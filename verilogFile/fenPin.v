==> flow/design.v <==
module fenPin(
    input inclk,
    output outclk
    );
    reg [31:0]timeclk;
    assign outclk = timeclk[12];
    initial begin
    timeclk = 0;
    end
    always@(posedge inclk)begin
    timeclk = timeclk +1;
    end
endmodule
# Reports on fenPin
# Tool output for the design above, in the order of the flow.
# Line numbers count from 1 in the design file above.
# Library cell names are shortened.
# Not given: -
# setup
design,fenPin
clock_port,inclk
cell_library,sky130hd
lib_corner,tt_025C_1v80

# Elaborated design
# Yosys after proc, flatten, opt, wreduce and memory -nomap, before mapping. Enables and synchronous resets that opt folds into registers are not counted as muxes. Memory bits, and registers merged into a memory's read port (data or address), are not among the register bits. Print and check cells are not counted. Equal cells are merged and count once.
# bits
ff_bits,32
latchBits,0
ram_bits,0
mem_bits_ro,0
clocked_rd_ports_x_width,0
n_memories,0
in_bits,1
output_inout_bits,1
elab_cells,2
# classes
addsub,1
mul,0
div,0
n_cmp,0
eq_ne,0
n_shift,0
n_mux,0
logic,0
reduce_logical,0
# ops
cell,count
adder 32 x 1 -> 32 bit (second input constant),1

# Logic depth
# Longest topological path by Yosys (ltp), each cell counted once; first at word level (registers and memories cut), then after technology mapping (sequential cells cut; the memories' decode and read muxes count).
# depth
ltp_word,1
ABC_AREA,0
depth_mapped,4
depth_no_buf,4

# Mapped cells and area
# Source: synth_stat.txt of the flow (Yosys; design flattened, memories mapped). It holds for the ABC_AREA given above (unset counts as 0); a run with the other value may have another netlist.
# synth_totals
mapped_cells,45
yosys_area_um2,494.2
sequential_area_um2,260.2
flip_flops,13
n_buf,0
# types
type,count,area_total_um2
dfxtp_1,13,260.25
xor2_1,9,78.826
nor3_2,4,40.038
nand4_1,3,18.768
xnor2_1,2,17.517
nor2_1,4,15.014
ha_1,1,12.512
nand4_2,1,12.512
nand2_1,3,11.261
nand3_1,2,10.01
nand3_2,1,10.01
inv_1,2,7.507

# Path before layout
# Path of least setup slack by OpenSTA after synthesis, without wires, with an ideal clock, recovery checks aside; 20% of the period is set as input and as output delay. Where synthesis merged equal registers, the netlist keeps one of their names.
# synth_path
kind,register to register
from,register timeclk[0]
to,register timeclk[12]
clock_period_ns,1.54
setup_time_ns,0.072
launch_ns,0.000
arrival_ns,1.036
required_ns,1.468
path_slack_ns,0.433
path_delay_ns,1.108
driving_pins,5
n_path_buf,0
period_less_setup_slack_ns,1.107
# "path_delay_ns" = arrival - input delay + setup time.
# "driving_pins": output pins that drive a net of the path, with the launching flip-flop's if there is one; two outputs of one cell count as two.
# "period_less_setup_slack_ns" = period - worst setup slack (recovery checks aside). The figure is calculated, with input and output delays left at 20% of the set period.
# Between the ends stands the longest chain of elaborated cells between them, by number of cells; it is not shown to be the way that was timed. Of several equally long chains one is given.
# Each line given opens the expression or statement behind the cell; cells for indexed reads and writes are added by Yosys, which also makes memories of some case tables.
# synth_between
cell_sequence,dfxtp_1 ha_1 nand3_2 nor3_2 xor2_1
elab_chain_len,1
cone_cells,1
lines_between,1
cone_classes,1 x add/sub
# synth_rtl
item,line_no,source
from (decl),5,reg [31:0]timeclk;
from (assign),11,timeclk = timeclk +1;
adder 32 x 1 -> 32 bit,11,
to (assign),11,
to (decl),5,

# Path in the finished layout
# From the final timing report of record 2: the path of least setup slack in the routed layout; clock arrival at registers is part of the times.
# layout_path
kind,register to register
from,register timeclk[4]
to,register timeclk[12]
clock_period_ns,1.19
setup_time_ns,0.07
launch_ns,0.27
arrival_ns,1.23
required_ns,1.39
path_slack_ns,0.15
driving_pins,4
n_path_buf,0
# Between the ends stands the longest chain of elaborated cells between them, by number of cells; it is not shown to be the way that was timed. Of several equally long chains one is given.
# layout_between
cell_sequence,dfxtp_4 nand4_1 nor3_4 xor2_1
elab_chain_len,1
cone_cells,1
lines_between,1
cone_classes,1 x add/sub
# layout_rtl
item,line_no,source
from (decl),5,reg [31:0]timeclk;
from (assign),11,timeclk = timeclk +1;
adder 32 x 1 -> 32 bit,11,
to (assign),11,
to (decl),5,

# 2 stored runs of fenPin in the flow (synthesis by Yosys, layout by OpenROAD, sky130hd cells), in arbitrary order. Constraints: input delay and output delay 20% of the set period each, output load 0.01 pF.
# By "period_reached_ns" is meant the clock period of the run minus its worst setup slack. This is arithmetic on one report: input and output delays are still those of the set period (20% each).
# By "worst_path_allowed_less_slack_ns" is meant the share of the clock period that the worst setup path is allowed (20% is reserved at inputs, 20% at outputs), minus its slack. Clock arrival times at its registers enter into it.
# "power.total_mw" is the tool's figure for a default switching activity; nothing was simulated.
# Among the settings, -- means not set for that run.
# A result given as -- is not shown for that run.
stored run,period_ns,CORE_UTILIZATION,PLACE_DENSITY_LB_ADDON,CORE_ASPECT_RATIO,CORE_MARGIN,CELL_PAD_IN_SITES_DETAIL_PLACEMENT,TNS_END_PERCENT,SLEW_MARGIN,CAP_MARGIN,SETUP_SLACK_MARGIN,timing.setup.ws_ns,final_stdcell_area_um2,finalUtil_frac,worst_hold_slack_ns,tns_setup_ns,power.total_mw,ys_area_um2,period_reached_ns,dieArea_um2,worst_path_allowed_less_slack_ns,timing.worst_path_kind
record 1,2.03,66,0.28,0.62,10,2,10,35,20,--,--,--,--,--,--,--,--,--,--,--,--
record 2,1.19,40,--,--,2,--,--,20,20,0.31,0.151,740.7,0.658,0.447,0.000,0.6864,494.2,1.039,1532.7,1.04,register to register
# Record 1: no final report: floorplanning broke off with PDN-0185
